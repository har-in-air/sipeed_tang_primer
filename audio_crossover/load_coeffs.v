==> flow/design.v <==
module dpram(
	input wire clk,
	input wire [40-1:0] d_a,
	input wire [40-1:0] d_b,
	input wire [4:0] addr_a,
	input wire [4:0] addr_b,
	input wire we_a,
	input wire we_b,
	output reg [40-1:0] q_a,
	output reg [40-1:0] q_b
	);	
reg [40-1:0] mem [20-1:0];
always @(posedge clk) 
begin
    q_a <= mem[addr_a];
    q_b <= mem[addr_b];
    if (we_a) 
    	begin
        q_a      <= d_a;
        mem[addr_a] <= d_a;
    	end
    if (we_b) 
    	begin
        q_b      <= d_b;
        mem[addr_b] <= d_b;
    end
end
endmodule	
module load_coeffs(
	input wire i_clk_sys,
	input wire i_rstn,
	input wire i_ssn,
	input wire i_sclk,
	input wire i_mosi,
	output wire o_miso,
	input wire [4:0] i_coeff_addr, 
	output wire [40-1:0] o_coeff_data,
	output reg o_coeffs_rdy
	);
reg s_tx_load;
reg [40-1:0]  s_tx_data;
wire [48-1:0]  s_rx_buf;
wire s_rx_data_rdy;
wire s_rx_cmd_rdy;
reg [2:0] s_command;
reg [4:0] s_dpram_addr_a;
reg [40-1:0] s_dpram_data_a;
wire [40-1:0] s_dpram_q_a;
reg s_dpram_we_a;
wire s_frame_active;
localparam [2:0]
	IDLE 		= 3'd0,
	CMD 			= 3'd1, 
	WT_WR_DATA	= 3'd2, 
	WR_DATA		= 3'd3, 
	RD_DATA		= 3'd4, 
	TX_DATA		= 3'd5, 
	WT_CS		= 3'd6;
reg [2:0] loader_state;
spi_slave inst_spi_slave(
	.i_clk(i_clk_sys),
	.i_rstn(i_rstn),
	.i_sclk(i_sclk),
	.i_ssn(i_ssn),
	.i_mosi(i_mosi),
	.i_tx_load(s_tx_load),
	.i_tx_data(s_tx_data),
	.o_miso(o_miso),
	.o_rx_cmd_rdy(s_rx_cmd_rdy),
	.o_rx_data_rdy(s_rx_data_rdy),
	.o_rx_buf(s_rx_buf),
	.o_frame_active(s_frame_active)
	);
dpram inst_dpram(
	.clk(i_clk_sys),
	.d_a(s_dpram_data_a),
	.addr_a(s_dpram_addr_a),
	.we_a(s_dpram_we_a),
	.q_a(s_dpram_q_a),
	.d_b(40'd0),  
	.addr_b(i_coeff_addr),
	.we_b(1'b0),  
	.q_b(o_coeff_data)
	);
always @(posedge i_clk_sys)
begin
if (i_rstn == 1'b0)
	begin
	loader_state <= IDLE;
	s_dpram_we_a <= 1'b0;
	o_coeffs_rdy <= 1'b0;
	s_command <= 3'b0;
	s_tx_load <= 1'b0;
	s_tx_data <= 40'd0;
	end
else begin
	case (loader_state)
	IDLE : 
		begin
		if (s_rx_cmd_rdy) 
			begin
			s_command <= s_rx_buf[40+7 : 40+5];
			s_dpram_addr_a <= s_rx_buf[40+4 : 40];
			loader_state <=  CMD;
			end
		else 
			begin
			s_command <= 3'd0;
			loader_state <= IDLE;
			end
		end
	CMD : 
		case (s_command) 
		3'd1 :
   			loader_state <= WT_WR_DATA;
		3'd2 :
			begin
			s_dpram_we_a <= 1'b0;
	  		loader_state <= RD_DATA;  
	  		end
		3'd3 :  
			begin
			o_coeffs_rdy <= 1'b1;
	  		loader_state <= WT_CS;
			end
		default :
   			loader_state <= IDLE;
	  	endcase
	WT_WR_DATA :  
		begin
		if (s_rx_data_rdy) 		
			begin
	  		s_dpram_data_a <= s_rx_buf[40-1:0];
	  		loader_state <= WR_DATA; 
	  		end
		else 
			loader_state <= WT_WR_DATA;
		end
	WR_DATA :
		begin
  		s_dpram_we_a <= 1'b1;  
  		loader_state <= WT_CS;
  		end
	RD_DATA :  
		loader_state <= TX_DATA;
	TX_DATA :  
		begin
		s_tx_data <= s_dpram_q_a;	  	
		s_tx_load <= 1'b1;	
		loader_state <= WT_CS; 
		end
	WT_CS :  
		begin
		s_dpram_we_a <= 1'b0;   
      	s_tx_load <= 1'b0;  
		o_coeffs_rdy <= 1'b0;  
		if (!s_frame_active)
			loader_state <= IDLE;
		else
			loader_state <= WT_CS;
		end
	default :
		loader_state <= IDLE;
	endcase
	end			  	    
end
endmodule
module spi_slave( 
	input wire i_clk,  
	input wire i_rstn,  
	input wire i_sclk,  
	input wire i_ssn,   
	input wire i_mosi,  
	input wire i_tx_load,  
	input wire [40-1:0] i_tx_data,  
	output reg o_miso,	 
	output wire o_rx_cmd_rdy,  
	output wire o_rx_data_rdy,  
	output wire [48-1:0] o_rx_buf,  
	output wire o_frame_active
	); 
integer s_bit_index;  
reg [48-1:0] s_rx_buf;   
reg [48-1:0] s_tx_buf;  
reg [2:0] s_sclk_sync;
reg [2:0] s_ssn_sync;
reg [1:0] s_mosi_sync;
wire s_sclk_rising;
wire s_sclk_falling;
wire s_start_frame;
wire s_mosi;
assign o_rx_cmd_rdy = (s_bit_index == 40-1);
assign o_rx_data_rdy = (s_bit_index == -1);
assign o_rx_buf = s_rx_buf;
assign s_sclk_rising = (s_sclk_sync[2:1] == 2'b01);
assign s_sclk_falling = (s_sclk_sync[2:1] == 2'b10);
assign s_start_frame = (s_ssn_sync[2:1] == 2'b10);
assign o_frame_active = (s_ssn_sync[1] == 1'b0);
assign s_mosi = s_mosi_sync[1];
always @(posedge i_clk)  
begin
	if (i_rstn == 1'b0)
		begin
		s_sclk_sync <= 3'b000;
		s_ssn_sync <= 3'b000;
		s_mosi_sync <= 2'b00;
		end
	else
		begin
		s_sclk_sync <= {s_sclk_sync[1:0], i_sclk};
		s_ssn_sync <= {s_ssn_sync[1:0], i_ssn};
		s_mosi_sync <= {s_mosi_sync[0], i_mosi};
		end
end
always @(posedge i_clk)  
begin
	if (i_rstn == 1'b0)
		begin
		s_bit_index <= 48-1;  
		end
	else
		begin
		if (s_start_frame)
			s_bit_index <= 48 - 1; 
		if (s_sclk_falling)   
			s_bit_index <= s_bit_index - 1;     
		end
end
always @(posedge i_clk)  
begin
	if (i_rstn == 1'b0)
		begin
		s_rx_buf <= 48'd0;
		end
	else
		begin
		if (s_sclk_rising && o_frame_active)
			s_rx_buf[s_bit_index] <= s_mosi;
		end
end
always @(posedge i_clk)  
begin
	if (i_rstn == 1'b0)
		begin
		o_miso <= 1'bz;
		end
	else
		begin
		if (!o_frame_active)
			o_miso <= 1'bz;
		else
		if (s_sclk_rising)
			o_miso <= s_tx_buf[s_bit_index];  
		end
end
always @(posedge i_clk)  
begin
	if (i_rstn == 1'b0)
		begin
		s_tx_buf <= 48'd0;
		end 
	else
		begin
		if (i_tx_load)
			s_tx_buf <= {8'b0, i_tx_data};
		end
end
endmodule
### From RTL to reports: load_coeffs

The steps from the RTL of load_coeffs to its reports follow in flow order.
Line numbers count from 1 in the design file above.
Not given: n/a

| set-up | value |
|---|---|
| design top | load_coeffs |
| clock input | i_clk_sys |
| standard-cell library | sky130hd |
| corner | tt_025C_1v80 |

### Word-level counts

Counts by Yosys on the flattened word-level netlist (proc, flatten, opt, wreduce; memories kept). Register bits leave out memories and registers merged into their read ports (data or address). Print and check cells are left out. Cells with the same type and inputs are merged into one.
Memory sizes are those after Yosys's memory passes, which may raise the word count (mostly to a power of two), join words into wider ones and drop unused or constant bits.

| word-level totals | value |
|---|---|
| flip-flop bits (word level) | 223 |
| memory bits (writable) | 800 |
| clocked read ports x word width | 80 |
| memory cells | 1 |
| input bits | 10 |
| output and inout port bits | 42 |
| elaborated cells | 72 |

| operators by class | value |
|---|---|
| $add $sub $neg | 2 |
| equality and inequality tests | 17 |
| shift operators | 3 |
| mux-type cells | 19 |
| bitwise logic cells | 4 |
| reduce/logical cells | 11 |

Memories:

| name | depth | width | rd ports | write ports | line | RTL |
|---|---|---|---|---|---|---|
| inst_dpram.mem | 20 | 40 | 2 | 1 | 12 | `reg [40-1:0] mem [20-1:0];` |

Operator list:

| operator | count |
|---|---|
| two-way mux 32 bit | 2 |
| variable shift 1 x 33 -> 48 bit | 1 |
| variable shift 1 x 33 -> 48 bit (first input constant) | 1 |
| indexed select 48 x 32 -> 1 bit | 1 |
| bitwise AND 48 bit | 1 |
| OR 48 bit | 1 |
| NOT 48 bit | 1 |
| two-way mux 40 bit | 1 |
| negation 32 -> 33 bit | 1 |
| equality test 32 x 1 -> 1 bit (second input constant) | 1 |
| subtractor 32 x 2 -> 32 bit (second input constant) | 1 |
| equality test 32 x 7 -> 1 bit (second input constant) | 1 |
| case mux 3 bit (select 6 bit) | 1 |
| equality test 3 x 2 -> 1 bit (second input constant) | 4 |
| equality test 3 bit (second input constant) | 3 |
| case mux 3 bit (select 3 bit) | 1 |
| two-way mux 1 bit | 8 |
| nonzero test 2 bit | 3 |
| equality test 3 x 1 -> 1 bit (second input constant) | 2 |
| AND reduction 3 bit | 2 |
| two-way mux 3 bit | 2 |
| two-way mux 5 bit | 1 |
| equality test 2 bit (second input constant) | 2 |
| != test 2 bit (second input constant) | 2 |
| AND reduction 2 bit | 2 |
| case mux 1 bit (select 2 bit) | 2 |
| != test 3 x 1 -> 1 bit (second input constant) | 1 |
| logical NOT 3 bit | 1 |

Not listed: further kinds 6, cells in them 6.

### Longest topological paths

Yosys ltp: most cells in a row. Word level: on the elaborated netlist, between registers, memories and ports. Mapped: between sequential cells and ports; inverters and the memories' decode and read muxes count.

| depth | value |
|---|---|
| depth in word-level cells | 5 |
| ABC_AREA | 0 |
| depth in mapped cells | 14 |

### Synthesis result

Source: synth_stat.txt of the flow (Yosys; design flattened, memories mapped). It holds for the ABC_AREA given above (unset counts as 0); a run with the other value may have another netlist.

Cells by type:

| type | count | area in all (um2) |
|---|---|---|
| sky130_fd_sc_hd__edfxtp_1 | 846 | 2.54E+04 |
| sky130_fd_sc_hd__mux4_2 | 492 | 1.11E+04 |
| sky130_fd_sc_hd__dfxtp_1 | 226 | 4.52E+03 |
| sky130_fd_sc_hd__mux2i_1 | 116 | 1.16E+03 |
| sky130_fd_sc_hd__clkbuf_1 | 155 | 581.808 |
| sky130_fd_sc_hd__mux2_2 | 42 | 472.954 |
| sky130_fd_sc_hd__nand2_1 | 126 | 472.954 |
| sky130_fd_sc_hd__o211a_1 | 43 | 430.413 |
| sky130_fd_sc_hd__nor2b_1 | 56 | 350.336 |
| sky130_fd_sc_hd__nor2_1 | 61 | 228.97 |
| sky130_fd_sc_hd__nor4_2 | 18 | 225.216 |
| sky130_fd_sc_hd__nor4b_2 | 12 | 180.173 |
| sky130_fd_sc_hd__o311ai_0 | 20 | 175.168 |
| sky130_fd_sc_hd__buf_1 | 42 | 157.651 |
| sky130_fd_sc_hd__o41ai_1 | 17 | 148.893 |
| sky130_fd_sc_hd__and2_1 | 23 | 143.888 |
| sky130_fd_sc_hd__nand3_1 | 23 | 115.11 |
| sky130_fd_sc_hd__nor4_1 | 17 | 106.352 |

Other cell types: 46; their cells: 220.

| mapped netlist | value |
|---|---|
| cell count | 2555 |
| cell area after synthesis | 47558.1 um2 |
| flip-flop cells | 1072 |
| buffers | 207 |

The figures by module come from a second, unflattened synthesis with its own total; it is not the netlist above.

| unflattened totals | value |
|---|---|
| cell total of the unflattened synthesis | 4447 |
| area total of the unflattened synthesis | 59826.1 um2 |

Each row is one instance without its submodules.

By module:

| module | times used | cells | area (um2) | seq. area (um2) |
|---|---|---|---|---|
| dpram | 1 | 3350 | 49130.9 | 25624.6 |
| spi_slave | 1 | 871 | 7337.0 | 2592.5 |
| load_coeffs | 1 | 226 | 3358.2 | 2412.3 |

### Timing after synthesis

OpenSTA on the mapped netlist: ideal clock, no wires. The path of least setup slack (recovery checks aside). Input and output delay are each 20% of the period. Register names are those of the netlist, which keeps one name where synthesis merged equal registers.

| timing post-synthesis | value |
|---|---|
| path type | register to register |
| start | register inst_spi_slave.s_bit_index[0] |
| end | register inst_spi_slave.s_rx_buf[2] |
| clock period | 4.63 ns |
| launch time at the first pin | 0.000 ns |
| arrival | 3.977 ns |
| required time | 4.495 ns |
| path slack | 0.518 ns |
| delay of the path | 4.112 ns |
| driving pins on the path | 15 |
| synthesis period reached | 4.112 ns |

"delay of the path" = arrival - input delay + setup time.
"driving pins on the path": output pins that drive a net of the path, with the launching flip-flop's if there is one; two outputs of one cell count as two.
"synthesis period reached" = period - worst setup slack (recovery checks aside). The figure is calculated, with input and output delays left at 20% of the set period.
The rows between start and end are the longest chain of elaborated cells between them; the timing report does not say that the signal goes this way. Where chains are equally long, one stands for them.
A line is the first line of the expression or statement that the cell stems from. Yosys adds cells for indexed reads and writes and turns some case tables into memories.
A register here has more assigning lines than the two given.
Where a signal picks the word or bit written, the line may be left out of the assigning lines.

| between the ends, post-synthesis | value |
|---|---|
| cells stage by stage | sky130_fd_sc_hd__dfxtp_1 sky130_fd_sc_hd__buf_1 sky130_fd_sc_hd__clkbuf_1 sky130_fd_sc_hd__inv_1 sky130_fd_sc_hd__ha_1 sky130_fd_sc_hd__nor4b_2 sky130_fd_sc_hd__nand4_2 sky130_fd_sc_hd__or4_4 sky130_fd_sc_hd__a2111oi_4 sky130_fd_sc_hd__o31ai_1 sky130_fd_sc_hd__a2111o_1 sky130_fd_sc_hd__buf_6 sky130_fd_sc_hd__buf_6 sky130_fd_sc_hd__o311ai_0 sky130_fd_sc_hd__o41ai_1 |
| length of the longest elaborated chain | 5 |

Ends and longest elaborated chain, post-synthesis:

| what | line | RTL |
|---|---|---|
| from (decl) | 182 | `integer s_bit_index;` |
| from (assign) | 219 | `s_bit_index <= 48-1;` |
| from (assign) | 224 | `s_bit_index <= 48 - 1;` |
| negation 32 -> 33 bit | 238 | `s_rx_buf[s_bit_index] <= s_mosi;` |
| variable shift 1 x 33 -> 48 bit | 238 |  |
| NOT 48 bit | 238 |  |
| bitwise AND 48 bit | 238 |  |
| OR 48 bit | 238 |  |
| to (assign) | 233 | `s_rx_buf <= 48'd0;` |
| to (decl) | 183 | `reg [48-1:0] s_rx_buf;` |

### Timing after layout

Path of least setup slack in the final report of run 1 (OpenROAD, finished layout, wires in). Where an end is a register, its clock arrival counts in the times.

| timing after layout | value |
|---|---|
| path type | register to register |
| start | register inst_spi_slave.s_bit_index[14] |
| end | register inst_spi_slave.s_rx_buf[21] |
| clock period | 3.27 ns |
| launch time at the first pin | 0.71 ns |
| arrival | 4.00 ns |
| required time | 3.86 ns |
| path slack | -0.14 ns |
| driving pins on the path | 11 |

The rows between start and end are the longest chain of elaborated cells between them; the timing report does not say that the signal goes this way. Where chains are equally long, one stands for them.
A register here has more assigning lines than the two given.
Where a signal picks the word or bit written, the line may be left out of the assigning lines.

| between the ends, after layout | value |
|---|---|
| cells stage by stage | sky130_fd_sc_hd__dfxtp_2 sky130_fd_sc_hd__or4_4 sky130_fd_sc_hd__or3_4 sky130_fd_sc_hd__or4_4 sky130_fd_sc_hd__a2111oi_4 sky130_fd_sc_hd__o31ai_1 sky130_fd_sc_hd__a2111o_2 sky130_fd_sc_hd__buf_12 sky130_fd_sc_hd__buf_4 sky130_fd_sc_hd__nor4_4 sky130_fd_sc_hd__mux2i_1 |
| length of the longest elaborated chain | 5 |

Ends and longest elaborated chain, after layout:

| what | line | RTL |
|---|---|---|
| from (decl) | 182 | `integer s_bit_index;` |
| from (assign) | 219 | `s_bit_index <= 48-1;` |
| from (assign) | 224 | `s_bit_index <= 48 - 1;` |
| negation 32 -> 33 bit | 238 | `s_rx_buf[s_bit_index] <= s_mosi;` |
| variable shift 1 x 33 -> 48 bit | 238 |  |
| NOT 48 bit | 238 |  |
| bitwise AND 48 bit | 238 |  |
| OR 48 bit | 238 |  |
| to (assign) | 233 | `s_rx_buf <= 48'd0;` |
| to (decl) | 183 | `reg [48-1:0] s_rx_buf;` |

Subject: flow runs of load_coeffs

Hi,

2 stored runs of load_coeffs in the flow (synthesis by Yosys, layout by OpenROAD, sky130hd cells), in arbitrary order. Constraints: input delay and output delay 20% of the set period each, output load 0.01 pF.
"period reached": clock period set for the run, less the worst setup slack. It is reckoned from that one timing run; input and output delays stay at 20% of the period that was set.
"power consumption": no workload was simulated; the value follows from the tool's default switching activity.

## Run 1

==> flow/run.sh <==
#!/bin/bash
# the make line also repeats the synthesis and layout settings of config.mk as NAME=value (left out here)
make -C /OpenROAD-flow-scripts/flow DESIGN_CONFIG=/design/flow/config.mk WORK_HOME=/design/flow/orfs CLKGATE_MAP_FILE= finish
==> flow/config.mk <==
export PLATFORM = sky130hd
export DESIGN_NAME = load_coeffs
export DESIGN_NICKNAME = load_coeffs
export VERILOG_FILES = /design/flow/design.v
export SDC_FILE = /design/flow/constraint.sdc
export NUM_CORES = 4
export LEC_CHECK = 0
export CAP_MARGIN = 20
export CELL_PAD_IN_SITES_GLOBAL_PLACEMENT = 3
export CORE_MARGIN = 8
export CORE_UTILIZATION = 43
export MAX_ROUTING_LAYER = met5
export PLACE_DENSITY_LB_ADDON = 0.24
export SETUP_SLACK_MARGIN = 0.9
export SLEW_MARGIN = 20
==> flow/constraint.sdc <==
create_clock -name core_clock -period 3.27 [get_ports {i_clk_sys}]
set_input_delay 0.6540 -clock core_clock [delete_from_list [all_inputs] [get_ports {i_clk_sys}]]
set_output_delay 0.6540 -clock core_clock [all_outputs]
set_load 0.01 [all_outputs]

| result of run 1 | value |
|---|---|
| mapped cell area after synthesis | 47558.1 um2 |
| die area | 121498.0 um2 |
| standard-cell area of the final layout | 57913.0 um2 |
| final utilization | 52.5% |
| worst slack on setup checks | -0.140 ns |
| total negative slack | -2.974 ns |
| worst hold slack | 0.291 ns |
| power consumption | 27780 uW |
| period reached | 3.410 ns |

## Run 2

==> flow/run.sh <==
#!/bin/bash
# the make line also repeats the synthesis and layout settings of config.mk as NAME=value (left out here)
make -C /OpenROAD-flow-scripts/flow DESIGN_CONFIG=/design/flow/config.mk WORK_HOME=/design/flow/orfs CLKGATE_MAP_FILE= finish
==> flow/config.mk <==
export PLATFORM = sky130hd
export DESIGN_NAME = load_coeffs
export DESIGN_NICKNAME = load_coeffs
export VERILOG_FILES = /design/flow/design.v
export SDC_FILE = /design/flow/constraint.sdc
export NUM_CORES = 4
export LEC_CHECK = 0
export ABC_AREA = 1
export CAP_MARGIN = 10
export CELL_PAD_IN_SITES_DETAIL_PLACEMENT = 0
export CELL_PAD_IN_SITES_GLOBAL_PLACEMENT = 3
export CORE_MARGIN = 2
export CORE_UTILIZATION = 25
export CTS_CLUSTER_DIAMETER = 37
export CTS_CLUSTER_SIZE = 24
export GPL_ROUTABILITY_DRIVEN = 0
export HOLD_SLACK_MARGIN = -0.0
export MAX_ROUTING_LAYER = met4
export SLEW_MARGIN = 20
export TNS_END_PERCENT = 80
==> flow/constraint.sdc <==
create_clock -name core_clock -period 7.71 [get_ports {i_clk_sys}]
set_input_delay 1.5420 -clock core_clock [delete_from_list [all_inputs] [get_ports {i_clk_sys}]]
set_output_delay 1.5420 -clock core_clock [all_outputs]
set_load 0.01 [all_outputs]

| result of run 2 | value |
|---|---|
| mapped cell area after synthesis | 49183.4 um2 |
| die area | 200297.0 um2 |
| standard-cell area of the final layout | 61022.3 um2 |
| final utilization | 31.3% |
| worst slack on setup checks | 3.814 ns |
| total negative slack | 0.000 ns |
| worst hold slack | 0.397 ns |
| power consumption | 17412 uW |
| period reached | 3.896 ns |

Regards
